==> flow/design.v <==
module scaler
	(
		input rst_i, 
		input clk_i,
		input refresh_i,  
		input count_i,
		output [WIDTH-1:0] scaler_o
    );
	parameter WIDTH = 12;     
	parameter PRESCALE = 0;  
	reg [WIDTH+PRESCALE-1:0] counter = {WIDTH+PRESCALE{1'b0}};
	wire [WIDTH+PRESCALE:0] counter_plus_one = counter + 1;
	reg [WIDTH-1:0] scaler = {WIDTH{1'b0}};
	always @(posedge clk_i) begin
		if (refresh_i) counter <= {WIDTH+PRESCALE{1'b0}};
		else if (count_i && !counter_plus_one[WIDTH+PRESCALE]) counter <= counter_plus_one;
		if (refresh_i) scaler <= counter[PRESCALE +: WIDTH];
	end
	assign scaler_o = scaler;
endmodule 
### Tool chain data of scaler

Tool output for the design above, in the order of the flow.
Lines are those of the file above, counted from 1.
Cell names lack the library's common part.
Not given: --

| design | value |
|---|---|
| design top | scaler |
| clock input | clk_i |
| library | sky130hd |
| corner | tt_025C_1v80 |

### Word level

Yosys after proc, flatten, opt, wreduce and memory -nomap, before mapping. Enables and synchronous resets that opt folds into registers are not counted as muxes. Memory bits, and registers merged into a memory's read port (data or address), are not among the register bits. Print and check cells are not counted. Equal cells are merged and count once.

| bit counts | value |
|---|---|
| register bits after elaboration | 24 |
| output and inout port bits | 12 |
| elaborated cells | 5 |

| cells by class | value |
|---|---|
| $add $sub $neg | 1 |
| reduce/logical cells | 2 |

Operator list:

| operator | count |
|---|---|
| 12-bit by 1-bit adder with 13-bit output with constant B | 1 |
| 1-bit logical AND | 1 |
| 1-bit logical NOT | 1 |

### Depth

Longest topological path by Yosys (ltp), each cell counted once; first at word level (registers and memories cut), then after technology mapping (sequential cells cut; the memories' decode and read muxes count).

| depth | value |
|---|---|
| word-level depth | 3 |
| ABC_AREA | 1 |
| depth in mapped cells | 9 |
| gate-level depth less buffers | 9 |

### Synthesis result

Yosys stat after the flow's synthesis: flattened, memories mapped to cells. It holds for the ABC_AREA given above (unset counts as 0); a run with the other value may have another netlist.
Totals and module areas in this step are rounded.

Cell types:

| cell | count | area in all (sq um) |
|---|---|---|
| edfxtp_1 | 12 | 360.346 |
| dfxtp_1 | 12 | 240.23 |
| nand2_1 | 34 | 127.622 |
| nor2_1 | 13 | 48.797 |
| a21oi_1 | 7 | 35.034 |
| nand3_1 | 6 | 30.029 |
| xor2_1 | 3 | 26.275 |
| inv_1 | 6 | 22.522 |
| a21oi_2 | 2 | 17.517 |
| nand3b_1 | 2 | 15.014 |
| o21ai_1 | 3 | 15.014 |
| ha_1 | 1 | 12.512 |
| nand2_2 | 2 | 12.512 |
| nand4_1 | 2 | 12.512 |
| buf_6 | 1 | 11.261 |
| nor2_4 | 1 | 11.261 |
| nor3_1 | 2 | 10.01 |
| inv_2 | 2 | 7.507 |

Other cell types: 3; their cells: 3.

| synthesis totals | value |
|---|---|
| mapped cells | 114 |
| cell area after synthesis | 1000 sq um |
| flip-flop cells | 24 |
| buffer cells | 2 |

### Path before layout

Path of least setup slack by OpenSTA after synthesis, without wires, with an ideal clock, recovery checks aside; 20% of the period is set as input and as output delay. Where synthesis merged equal registers, the netlist keeps one of their names.

| timing after synthesis | value |
|---|---|
| path type | reg2reg |
| from | register counter[0] |
| to | register counter[9] |
| period | 2450 ps |
| setup time | 113 ps |
| time at the first pin | 0 ps |
| arrival | 1245 ps |
| required time | 2337 ps |
| path slack | 1092 ps |
| delay of the path | 1358 ps |
| stages on the path | 10 |
| path buffers | 1 |
| period reached after synthesis | 1358 ps |

"delay of the path" is the arrival time less input delay plus setup time.
"stages on the path": output pins that drive a net of the path, with the launching flip-flop's if there is one; two outputs of one cell count as two.
"period reached after synthesis" = period - worst setup slack (recovery checks aside). The figure is calculated, with input and output delays left at 20% of the set period.
The rows between start and end are the longest chain of elaborated cells between them; the timing report does not say that the signal goes this way. Where chains are equally long, one stands for them.
Each line given opens the expression or statement behind the cell; cells for indexed reads and writes are added by Yosys, which also makes memories of some case tables.

| between the ends, after synthesis | value |
|---|---|
| path through | dfxtp_1 ha_1 nand2_1 nor2_4 nand2_1 nand2_1 nand2_2 buf_6 a21oi_2 nor2_1 |
| length of the longest elaborated chain | 3 |
| elaborated cells on any way between the ends | 3 |
| source lines of those cells | 2 |
| those cells by class | add/sub: 1; reduce/logical: 2 |

Ends and longest elaborated chain, after synthesis:

| what | RTL line | text |
|---|---|---|
| from (decl) | 11 | `reg [WIDTH+PRESCALE-1:0] counter = {WIDTH+PRESCALE{1'b0}};` |
| from (assign) | 15 | `if (refresh_i) counter <= {WIDTH+PRESCALE{1'b0}};` |
| from (assign) | 16 | `else if (count_i && !counter_plus_one[WIDTH+PRESCALE]) counter <= counter_plus_one;` |
| 12-bit by 1-bit adder with 13-bit output | 12 | `wire [WIDTH+PRESCALE:0] counter_plus_one = counter + 1;` |
| 1-bit logical NOT | 16 |  |
| 1-bit logical AND | 16 |  |
| to (assign) | 15 |  |
| to (assign) | 16 |  |
| to (decl) | 11 |  |

### Path in the finished layout

Path of least setup slack in the final report of job 1 (OpenROAD, finished layout, wires in). Where an end is a register, its clock arrival counts in the times.
The report prints the path's times to 10 ps; the period is as set.

| timing after layout | value |
|---|---|
| path type | reg2reg |
| from | register counter[0] |
| to | register counter[5] |
| period | 1360 ps |
| setup time | 50 ps |
| time at the first pin | 300 ps |
| arrival | 1600 ps |
| required time | 1610 ps |
| path slack | 10 ps |
| stages on the path | 8 |
| path buffers | 3 |

The rows between start and end are the longest chain of elaborated cells between them; the timing report does not say that the signal goes this way. Where chains are equally long, one stands for them.

| between the ends, after layout | value |
|---|---|
| path through | dfxtp_2 buf_4 buf_4 nand3_1 buf_4 nor3_1 o21ai_2 a21oi_2 |
| length of the longest elaborated chain | 3 |
| elaborated cells on any way between the ends | 3 |
| source lines of those cells | 2 |
| those cells by class | add/sub: 1; reduce/logical: 2 |

Ends and longest elaborated chain, after layout:

| what | RTL line | text |
|---|---|---|
| from (decl) | 11 | `reg [WIDTH+PRESCALE-1:0] counter = {WIDTH+PRESCALE{1'b0}};` |
| from (assign) | 15 | `if (refresh_i) counter <= {WIDTH+PRESCALE{1'b0}};` |
| from (assign) | 16 | `else if (count_i && !counter_plus_one[WIDTH+PRESCALE]) counter <= counter_plus_one;` |
| 12-bit by 1-bit adder with 13-bit output | 12 | `wire [WIDTH+PRESCALE:0] counter_plus_one = counter + 1;` |
| 1-bit logical NOT | 16 |  |
| 1-bit logical AND | 16 |  |
| to (assign) | 15 |  |
| to (assign) | 16 |  |
| to (decl) | 11 |  |

# Flow runs of scaler

Module scaler, platform sky130hd: 2 stored runs of the flow (Yosys, OpenROAD) with differing settings, in no particular order. Input and output delays are each 20% of the period that was set; the output load is 0.01 pF.
By "time of the worst setup path" is meant the share of the clock period that the worst setup path is allowed (20% is reserved at inputs, 20% at outputs), minus its slack. Clock arrival times at its registers enter into it.
"time of the worst setup path" is known to 10 ps.
Results are given in rounded form.

#### Job 1

| setting | value |
|---|---|
| period_ns | `1.36` |
| CORE_UTILIZATION | `39` |
| CORE_MARGIN | `4` |
| CELL_PAD_IN_SITES_DETAIL_PLACEMENT | `0` |
| ABC_AREA | `1` |
| CTS_CLUSTER_SIZE | `17` |
| MAX_ROUTING_LAYER | `met4` |
| CAP_MARGIN | `20` |
| SLEW_MARGIN | `20` |

| result | value |
|---|---|
| post-synthesis cell area | 1000 sq um |
| die area | 3500 sq um |
| post-route utilization | 0.58 |
| worst setup slack after layout | 8 ps |
| final setup TNS | 0 ps |
| time of the worst setup path | 1350 ps |
| critical path kind | reg2reg |

#### Job 2

| setting | value |
|---|---|
| period_ns | `1.91` |
| CORE_UTILIZATION | `46` |
| PLACE_DENSITY_LB_ADDON | `0.15` |
| GPL_TIMING_DRIVEN | `1` |
| CTS_CLUSTER_DIAMETER | `145` |
| SLEW_MARGIN | `20` |
| MAX_ROUTING_LAYER | `met5` |
| CAP_MARGIN | `20` |
| CORE_MARGIN | `2` |

| result | value |
|---|---|
| post-synthesis cell area | 930 sq um |
| die area | 2400 sq um |
| post-route utilization | 0.63 |
| worst setup slack after layout | 210 ps |
| final setup TNS | 0 ps |
| time of the worst setup path | 1700 ps |
| critical path kind | reg2reg |
